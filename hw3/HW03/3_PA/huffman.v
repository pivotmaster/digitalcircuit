==> flow/design.v <==
`timescale 1ns/10ps
module huffman( 
    clk, 
    reset, 
    gray_valid, 
    gray_data, 
    CNT_valid, 
    CNT,
    code_valid, 
    HC, 
    M, 
    in_Aid_all, 
    in_CNT_all, 
    out_Aid_all, 
    out_CNT_all
);
input               clk;
input               reset;
input               gray_valid;
input       [7:0]   gray_data;
output reg          CNT_valid;
output reg  [47:0]  CNT;
output reg          code_valid;
output reg  [47:0]  HC;
output reg  [47:0]  M;
output reg [47:0]   in_Aid_all;
output reg [47:0]   in_CNT_all;
input      [47:0]   out_Aid_all;
input      [47:0]   out_CNT_all;
reg [7:0] in_Aid [5:0];
reg [7:0] in_CNT [5:0];
reg [7:0] out_Aid [5:0];
reg [7:0] out_CNT [5:0];
always @(*) begin
    in_Aid_all = {in_Aid[5], in_Aid[4], in_Aid[3], in_Aid[2], in_Aid[1], in_Aid[0]};
    in_CNT_all = {in_CNT[5], in_CNT[4], in_CNT[3], in_CNT[2], in_CNT[1], in_CNT[0]};
end
always @(*) begin
    {out_Aid[5], out_Aid[4], out_Aid[3], out_Aid[2], out_Aid[1], out_Aid[0]} = out_Aid_all;
    {out_CNT[5], out_CNT[4], out_CNT[3], out_CNT[2], out_CNT[1], out_CNT[0]} = out_CNT_all;
end
integer  i, j, a5, a4, a3, a2, a1, a0;
reg [1:0] state, next_state;
reg [7:0] buffer_gray_date;
localparam IDLE = 2'd0;
localparam READ = 2'd1;
localparam WORK = 2'd2;
localparam OUT  = 2'd3;
reg work_finished;
always @(posedge clk or posedge reset) begin
    if(reset)begin
        state <= IDLE;
    end
    else begin
        state <= next_state;
    end 
end
always @(*) begin
    case(state)
        IDLE:begin
            if(gray_valid == 1'd1) begin
                next_state <= READ;
            end
            else begin
                next_state <= IDLE;
            end
        end
        READ:begin
            if(gray_valid == 1'd1) begin
                next_state <= READ;
            end
            else begin
                next_state <= WORK;
            end
        end
        WORK:begin
            if(work_finished == 1'd1) begin
                next_state <= OUT;
            end
            else begin
                next_state <= WORK;
            end
        end
        OUT:begin
            next_state <= IDLE;
        end
        default : next_state <= IDLE;
    endcase
end
always @(posedge clk) begin
    if(state == IDLE || state == READ)
        buffer_gray_date <= gray_data;
    else begin
        buffer_gray_date <= buffer_gray_date;
    end
end
reg already_input;
always @(posedge clk) begin
    if(state == IDLE) begin
        a0 <= 0;
        a1 <= 0;
        a2 <= 0;
        a3 <= 0;
        a4 <= 0;
        a5 <= 0;
    end else if(state == READ) begin
        case(buffer_gray_date)
            8'd1:
                a0 <= a0 + 1;
            8'd2:
                a1 <= a1 + 1;
            8'd3:
                a2 <= a2 + 1;
            8'd4:
                a3 <= a3 + 1;
            8'd5:
                a4 <= a4 + 1;
            8'd6:
                a5 <= a5 + 1;
            default : a0 <= a0 + 1;
        endcase
    end else begin
        a0 <= a0;
        a1 <= a1;
        a2 <= a2;
        a3 <= a3;
        a4 <= a4;
        a5 <= a5;
    end
end
integer ID_num;
reg [7:0] ID [5:0];
reg [7:0] Code [5:0];
reg [7:0] Mask [5:0];
reg [7:0] Pointer [5:0];
always @(posedge reset or posedge clk) begin
    if(reset) begin
        CNT_valid <= 0;
        CNT <= 0;
    end else if(state == IDLE || state == READ) begin
        CNT_valid <= 0;
        CNT <= 0;
        already_input <= 1'd0;
        work_finished <= 1'd0;
        ID[0] <= 8'd6;
        ID[1] <= 8'd5;
        ID[2] <= 8'd4;
        ID[3] <= 8'd3;
        ID[4] <= 8'd2;
        ID[5] <= 8'd1;
        for(i=0;i<6;i=i+1) begin
            Code[i] <= 8'd0;
            Mask[i] <= 8'd0;
            Pointer[i] <= 8'd0;
        end
        ID_num <= 7;
    end
    else if (state == WORK) begin
        if (already_input == 1'd0) begin
            already_input <=1'd1;
            in_CNT[0] <= a5;
            in_CNT[1] <= a4;
            in_CNT[2] <= a3;
            in_CNT[3] <= a2;
            in_CNT[4] <= a1;
            in_CNT[5] <= a0;
            in_Aid[0] <= 8'd1;
            in_Aid[1] <= 8'd2;
            in_Aid[2] <= 8'd3;
            in_Aid[3] <= 8'd4;
            in_Aid[4] <= 8'd5;
            in_Aid[5] <= 8'd6;
        end else if(ID[0] == ID[1] && ID[1] == ID[2] && ID[2] == ID[3] && ID[3] == ID[4] && ID[4] == ID[5]) begin
            work_finished <= 1'd1;
        end else begin 
            for(i=0;i<6;i=i+1) begin
                if(ID[i] == out_Aid[1]) begin
                    Mask[i][Pointer[i]] <= 1'b1;
                    Code[i][Pointer[i]] <= 1'b0;
                    ID[i] <= ID_num;
                    Pointer[i] <= Pointer[i] + 1;
                end else if (ID[i] == out_Aid[0]) begin
                    Mask[i][Pointer[i]] <= 1'b1;
                    Code[i][Pointer[i]] <= 1'b1;
                    ID[i] <= ID_num;
                    Pointer[i] <= Pointer[i] + 1;
                end
            end
            CNT_valid <= 1'd1;
            CNT <= in_CNT_all;
            in_Aid[1] <= ID_num;
            in_Aid[0] <= 8'd127;
            in_CNT[1] <= out_CNT[0]+out_CNT[1];
            in_CNT[0] <= 8'd127;
            in_Aid[2] <= out_Aid[2];
            in_Aid[3] <= out_Aid[3];
            in_Aid[4] <= out_Aid[4];
            in_Aid[5] <= out_Aid[5];
            in_CNT[2] <= out_CNT[2];
            in_CNT[3] <= out_CNT[3];
            in_CNT[4] <= out_CNT[4];
            in_CNT[5] <= out_CNT[5];
            ID_num <= ID_num + 1;
        end
    end else begin
        ID_num <= ID_num;
    end
end
always @(posedge reset or posedge clk) begin
    if (reset) begin
        code_valid <= 1'd0;
    end else if (state == OUT) begin
        code_valid <= 1'd1;
        HC <= {Code[0], Code[1], Code[2], Code[3], Code[4], Code[5]};
        M <= {Mask[0], Mask[1], Mask[2], Mask[3], Mask[4], Mask[5]};
    end else begin
        code_valid <= 1'd0;
        HC <= 0;
        M <= 0;
    end
end
endmodule
* From RTL to reports: huffman *
What the tools print for huffman, step after step.
Lines are those of the file above, counted from 1.
Library cell names are shortened.
A cell with - has no value.

set-up
  top = huffman
  clock = clk
  library = sky130hd
  timing corner = tt_025C_1v80

* Word-level counts *
Counts by Yosys on the flattened word-level netlist (proc, flatten, opt, wreduce). Print and check cells are left out. Cells with the same type and inputs are merged into one.

operators by class
  multiplexer cells = 157
  shift operators = 12
  equal/unequal tests = 27
  add/subtract/negate cells = 20
  reductions and logical operators = 33
  bitwise logic cells = 39

operator list
  operator                                              number
  2-to-1 mux 8 bit                                      137
  adder 32 x 2 -> 32 bit (second input constant)        7
  2-to-1 mux 48 bit                                     4
  bitwise OR 8 bit                                      18
  == test 8 bit                                         17
  variable shift 1 x 9 -> 8 bit (first input constant)  12
  bitwise AND 8 bit                                     12
  2-to-1 mux 32 bit                                     3
  negator 8 -> 9 bit                                    6
  adder 8 x 1 -> 8 bit (second input constant)          6
  inverter 8 bit                                        6
  AND reduction 5 bit                                   6
  == test 8 x 3 -> 1 bit (second input constant)        3
  nonzero test 3 bit                                    6
  == test 8 x 2 -> 1 bit (second input constant)        2
  AND reduction 2 bit                                   7
  AND reduction 4 bit                                   3
  2-to-1 mux 1 bit                                      11
  adder 8 bit                                           1
  case mux 2 bit (select 4 bit)                         1
  nonzero test 2 bit                                    3
  OR reduction 5 bit                                    1
  logical AND 1 bit                                     4
  == test 2 bit (second input constant)                 2
  != test 2 bit (second input constant)                 2
  inverter 1 bit                                        3
  AND reduction 3 bit                                   1
  == test 2 x 1 -> 1 bit (second input constant)        1

Other operator kinds: 3; their cells: 3.

word-level totals
  output and inout port bits = 242
  input port bits = 107
  register bits after elaboration = 668

* Logic depth *
Longest topological path by Yosys (ltp), each cell counted once; first at word level (registers and memories cut), then after technology mapping (sequential cells cut; the memories' decode and read muxes count).

depth
  depth in word-level cells = 10
  ABC_AREA = 0
  mapped depth = 8
  mapped depth without buffers = 8

* Synthesis result *
Yosys stat after the flow's synthesis: flattened, memories mapped to cells. It holds for the ABC_AREA given above (unset counts as 0); a run with the other value may have another netlist.
Totals and module areas in this step are rounded.

mapped netlist
  cell area after synthesis = 24,000 um2
  sequential part of the area = 14,200 um2
  cells in the netlist = 2,033
  mapped flip-flops = 497

cells by type
  type      number  area in all (um2)
  edfxtp_1  395     1.19E+04
  xor2_1    163     1.43E+03
  dfrtp_1   53      1.33E+03
  dfxtp_1   48      960.922
  and2_1    143     894.608
  nor2_1    166     623.098
  nand2_1   140     525.504
  mux2i_1   50      500.48
  nand3_1   95      475.456
  clkbuf_1  122     457.939
  a32oi_1   48      420.403
  mux2_2    35      394.128
  or4_1     51      382.867
  o211ai_1  50      375.36
  o21a_1    45      337.824
  ha_1      26      325.312
  xnor2_1   37      324.061
  nor4_1    33      206.448

Other cell types: 49; their cells: 333.

* Worst setup path after synthesis *
Path of least setup slack by OpenSTA after synthesis, without wires, with an ideal clock, recovery checks aside; 20% of the period is set as input and as output delay. Where synthesis merged equal registers, the netlist keeps one of their names.

timing path post-synthesis
  path type = input -> register
  start point = in reset
  end point = reg in_Aid[1][0]
  launch time at the first pin = 3.520 ns
  setup slack = -0.694 ns
  path delay = 14.774 ns
  library setup time = 1.011 ns
  data required time = 16.589 ns
  period = 17.6 ns
  driving pins on the path = 1
  arrival = 17.283 ns
  buffers on the path = 0
  period reached after synthesis = 18.294 ns

"path delay" is the arrival time less input delay plus setup time.
"driving pins on the path" counts driving pins, that of a launching flip-flop among them; a cell with two outputs on the path counts twice.
"period reached after synthesis" is the clock period less the worst setup slack; recovery checks do not enter. This is arithmetic on one report: input and output delays are still those of the set period (20% each).
The rows between start and end are the longest chain of elaborated cells between them; the timing report does not say that the signal goes this way. Where chains are equally long, one stands for them.
Each line given opens the expression or statement behind the cell; cells for indexed reads and writes are added by Yosys, which also makes memories of some case tables.

on the way, post-synthesis
  path through = a2111oi_0
  cells in the longest elaborated chain = 2
  elaborated cells between the ends (all ways) = 2
  source lines of those cells = 0

ends and longest elaborated chain, post-synthesis
  what                 line  RTL
  start, declared      18    input               reset;
  inverter 1 bit       -
  AND reduction 4 bit  -
  end, assigned        168   in_Aid[1] <= 8'd2;
  end, assigned        191   in_Aid[1] <= ID_num;
  end, declared        30    reg [7:0] in_Aid [5:0];

* Timing after layout *
Path of least setup slack in the final report of entry A (OpenROAD, finished layout, wires in). Where an end is a register, its clock arrival counts in the times.

timing path after layout
  path type = input -> register
  start point = in reset
  end point = reg Code[2][2]
  buffers on the path = 2
  library setup time = 0.33 ns
  period = 19.5 ns
  launch time at the first pin = 3.90 ns
  driving pins on the path = 5
  data required time = 19.77 ns
  arrival = 6.33 ns
  setup slack = 13.44 ns

The rows between start and end are the longest chain of elaborated cells between them; the timing report does not say that the signal goes this way. Where chains are equally long, one stands for them.
Lines with a computed index may be missing from the assigning lines.

on the way, after layout
  path through = clkdlybuf4s50_1 -> inv_6 -> nand2_1 -> o21ai_2 -> buf_4
  cells in the longest elaborated chain = 2
  elaborated cells between the ends (all ways) = 2
  source lines of those cells = 0

ends and longest elaborated chain, after layout
  what                 line  RTL
  start, declared      18    input               reset;
  inverter 1 bit       -
  AND reduction 5 bit  -
  end, assigned        152   Code[i] <= 8'd0;
  end, declared        133   reg [7:0] Code [5:0];

Design huffman on sky130hd. What follows are 2 stored runs of the flow, each under its own settings; their order means nothing. The constraints put input and output delay at 20% of the set period each and load the outputs with 0.01 pF.
"period achieved" is the run's clock period less its worst setup slack. It is reckoned from that one timing run; input and output delays stay at 20% of the period that was set.
"critical path time" means the part of the period allowed to the worst setup path (the constraints hold back 20% at inputs and 20% at outputs) less its slack; where the path has registers, the arrival times of their clocks count too.
By "total power after layout" is meant OpenSTA's value without simulated activity: inputs other than the clock are taken to toggle once in ten clock periods, and the tool carries that through the logic.
The measured numbers are rounded.
Settings: . = not set for that run.

name                                   entry A            entry B
period_ns                              19.5               23.7
CORE_UTILIZATION                       31                 28
SETUP_SLACK_MARGIN                     1.17               .
PLACE_DENSITY_LB_ADDON                 0.03               0.06
CORE_MARGIN                            2                  2
CELL_PAD_IN_SITES_GLOBAL_PLACEMENT     1                  .
TNS_END_PERCENT                        20                 .
GPL_TIMING_DRIVEN                      1                  1
GPL_ROUTABILITY_DRIVEN                 0                  .
CTS_CLUSTER_SIZE                       43                 98
SLEW_MARGIN                            10                 20
MIN_ROUTING_LAYER                      met1               .
MAX_ROUTING_LAYER                      met4               .
CAP_MARGIN                             20                 15
CELL_PAD_IN_SITES_DETAIL_PLACEMENT     .                  1
ABC_AREA                               .                  0
CTS_CLUSTER_DIAMETER                   .                  149
utilization (%)                        39.4               34.3
final worst hold slack (ns)            0.451              0.469
Yosys chip area after synthesis (um2)  24,000             24,000
total power after layout (W)           0.0032             0.00219
critical path time (ns)                2.16               2.33
critical path kind                     input -> register  input -> register
standard-cell area after layout (um2)  30,300             29,200
lowest setup slack (ns)                13.4               16.6
die size (um2)                         79,700             88,100
setup TNS (ns)                         0.000              0.000
period achieved (ns)                   6.055              7.068
